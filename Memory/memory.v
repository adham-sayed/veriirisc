==> flow/design.v <==
module memory #(
    parameter data_width =8,
    parameter addr_width =5
) (
    input wire [addr_width-1:0]addr,
    input wire clk,
    input wire wr,
    input wire rd,
    inout wire [data_width-1:0]data
);
reg [data_width-1:0] array[2**addr_width-1:0]; 
assign data=rd ? array[addr]:'bz;
always @(posedge clk) begin
    if (wr) 
        array[addr]=data;
end
endmodule
Step by step through the tools: memory. The steps from the RTL of memory to its reports follow in flow order. Lines are those of the file above, counted from 1. Operators: Yosys type, input widths -> output width; for muxes data width and select width s. Library cell names are shortened. The mark - stands for no value.

Top: memory. Clock: clk. Standard-cell library: sky130hd. Timing corner: tt_025C_1v80.

Word-level counts. Counts by Yosys on the flattened word-level netlist (proc, flatten, opt, wreduce; memories kept). Register bits leave out memories and registers merged into their read ports (data or address); mux counts leave out enables and synchronous resets folded into registers. Print and check cells are left out. Cells with the same type and inputs are merged into one. Yosys's memory passes give these memory sizes; they may raise the number of words (mostly to a power of two), join words into wider ones and drop unused or constant bits.

Input port bits: 8. The figure for register bits after elaboration is 0. The entry for memory bits (writable) reads 256. The entry for latch bits reads 0. Memories: 1. The figure for output and inout bits is 8. Under clocked read ports x word width stands 0. For bits in read-only memories the number is 0.

Memory list: array (words 32, width 8, rd ports 1, wr ports 1, line 11) `reg [data_width-1:0] array[2**addr_width-1:0];`.

Under order comparisons stands 0. Under add/sub/neg operators stands 0. For reductions and logical operators the number is 0. Div/mod/pow operators: 0. For eq/ne operators the number is 0. Under mux-type cells stands 4. Bitwise logic cells: 0. Under shift operators stands 0. For multiply operators the number is 0.

Operator list (number): $mux 8 (2); $mux 5 (1); $mux 1 (1).

Depth. Longest topological path by Yosys (ltp), each cell counted once; first at word level (registers and memories cut), then after technology mapping (sequential cells cut; the memories' decode and read muxes count).

The entry for depth in word-level cells reads 2. The figure for ABC_AREA is 0. The entry for mapped depth reads 7. The figure for mapped depth without buffers is 4.

Synthesis result. Yosys stat after the flow's synthesis: flattened, memories mapped to cells. It holds for the ABC_AREA given above (unset counts as 0); a run with the other value may have another netlist.

Cells by type: edfxtp_1 (number 256, area in all 7.69E+03 um^2); mux2i_1 (number 128, area in all 1.28E+03 um^2); o22ai_1 (number 63, area in all 394.128 um^2); buf_2 (number 22, area in all 110.106 um^2); nor2_1 (number 29, area in all 108.854 um^2); nor4_1 (number 16, area in all 100.096 um^2); nand4bb_1 (number 5, area in all 56.304 um^2); or4b_1 (number 4, area in all 40.038 um^2); nand2_1 (number 10, area in all 37.536 um^2); nand4b_1 (number 4, area in all 35.034 um^2); clkbuf_1 (number 8, area in all 30.029 um^2); nand3b_1 (number 4, area in all 30.029 um^2); or3b_2 (number 3, area in all 26.275 um^2); buf_6 (number 2, area in all 22.522 um^2); nor3_1 (number 4, area in all 20.019 um^2); o22ai_2 (number 1, area in all 12.512 um^2); or4bb_1 (number 1, area in all 11.261 um^2); nand3_1 (number 2, area in all 10.01 um^2).

Other cell types: 5; their cells: 6.

Under mapped flip-flops stands 256. The figure for cell count is 568. The entry for area of sequential cells reads 7687.4 um^2. The figure for buffers is 35. Mapped area: 10045.9 um^2.

Path before layout. Path of least setup slack by OpenSTA after synthesis, without wires, with an ideal clock, recovery checks aside; 20% of the period is set as input and as output delay. Where synthesis merged equal registers, the netlist keeps one of their names.

Kind: input to output. From: in addr[1]. To: out data[1]. The figure for arrival time is 2309 ps. For driving pins on the path the number is 7. The figure for output delay is 762 ps. The entry for clock period reads 3810 ps. The entry for buffers on the path reads 3. For delay of the path the number is 1547 ps. The entry for slack reads 739 ps. Under time at the first pin stands 762 ps. For synthesis period reached the number is 3071 ps.

"delay of the path" = arrival - input delay + setup time. At an output port there is no setup time. "driving pins on the path": output pins that drive a net of the path, with the launching flip-flop's if there is one; two outputs of one cell count as two. "synthesis period reached" = period - worst setup slack (recovery checks aside). The figure is calculated, with input and output delays left at 20% of the set period. The rows between start and end are the longest chain of elaborated cells between them; the timing report does not say that the signal goes this way. Where chains are equally long, one stands for them. Each line given opens the expression or statement behind the cell; cells for indexed reads and writes are added by Yosys, which also makes memories of some case tables. A memory read counts as a cell of the chain, while the word-level depth stops at memories.

Cell sequence: clkbuf_1 buf_2 buf_2 mux2i_1 o22ai_1 nor4_1 nand2_1. Cells in the longest elaborated chain: 2. Elaborated cells on any way between the ends: 2. Those cells by class: mux: 1; memory: 1.

Ends and longest elaborated chain, after synthesis: start: declaration (line 5) `input wire [addr_width-1:0]addr,`; $mem_v2 32x8 (line 11) `reg [data_width-1:0] array[2**addr_width-1:0];`; $mux 8 (line 12) `assign data=rd ? array[addr]:'bz;`; end: declaration (line 9) `inout wire [data_width-1:0]data`.

Path in the finished layout. From the final timing report of run 1: the path of least setup slack in the routed layout; clock arrival at registers is part of the times. The path's times are printed in steps of 10 ps; the period is the one set.

Kind: input to output. From: in addr[3]. To: out data[5]. The entry for slack reads 260 ps. For driving pins on the path the number is 10. The entry for buffers on the path reads 6. The figure for output delay is 620 ps. The figure for arrival time is 2210 ps. The entry for clock period reads 3090 ps. Under time at the first pin stands 620 ps.

The rows between start and end are the longest chain of elaborated cells between them; the timing report does not say that the signal goes this way. Where chains are equally long, one stands for them. A memory read counts as a cell of the chain, while the word-level depth stops at memories.

Cell sequence: buf_2 buf_6 buf_4 buf_6 nand4_1 buf_6 o22ai_2 nor4_2 nand2_2 buf_6. Cells in the longest elaborated chain: 2. Elaborated cells on any way between the ends: 2. Those cells by class: mux: 1; memory: 1.

Ends and longest elaborated chain, after layout: start: declaration (line 5) `input wire [addr_width-1:0]addr,`; $mem_v2 32x8 (line 11) `reg [data_width-1:0] array[2**addr_width-1:0];`; $mux 8 (line 12) `assign data=rd ? array[addr]:'bz;`; end: declaration (line 9) `inout wire [data_width-1:0]data`.

Memo
Re: implementation data of memory

memory through Yosys and OpenROAD on sky130hd: 2 stored runs, unordered, with their settings and measured results. The constraints put input and output delay at 20% of the set period each and load the outputs with 0.01 pF. By "clock period achieved" is meant the clock period of the run minus its worst setup slack. This is arithmetic on one report: input and output delays are still those of the set period (20% each). By "worst setup path time" is meant the share of the clock period that the worst setup path is allowed (20% is reserved at inputs, 20% at outputs), minus its slack. Clock arrival times at its registers enter into it. "overall power" rests on the timing tool's default activity at the inputs, not on a simulated workload. "worst setup path time" is known to 10 ps.

Run 1 has these settings: period_ns 3.09; CORE_UTILIZATION 46; SETUP_SLACK_MARGIN 0.26; PLACE_DENSITY_LB_ADDON 0.08; CELL_PAD_IN_SITES_DETAIL_PLACEMENT 1; CAP_MARGIN 35; CORE_MARGIN 2; SLEW_MARGIN 20. The setup total negative slack is 0 ps. The overall die area reads 23037.2 um^2. The measured clock period achieved is 2833 ps. The lowest setup slack reads 257 ps. For the smallest hold slack the run shows 485 ps. For the mapped cell area after synthesis the run shows 10045.9 um^2. The post-layout utilization comes to 58.4 %. The std-cell area (final layout) is 12623.4 um^2. The overall power comes to 0.007563 W. The worst setup path time stands at 1600 ps. Worst setup path kind: input to output.

Run 2 has these settings: period_ns 1.79; CAP_MARGIN 20; CORE_MARGIN 2; CORE_UTILIZATION 40; SLEW_MARGIN 20. The post-layout utilization comes to 55.8 %. For the smallest hold slack the run shows -70 ps. The lowest setup slack reads -586 ps. The setup total negative slack is -21999 ps. The overall die area reads 26398.1 um^2. The measured clock period achieved is 2376 ps. The std-cell area (final layout) is 13656.8 um^2. The worst setup path time stands at 1660 ps. Worst setup path kind: input to output. For the mapped cell area after synthesis the run shows 10045.9 um^2. The overall power comes to 0.013349 W.
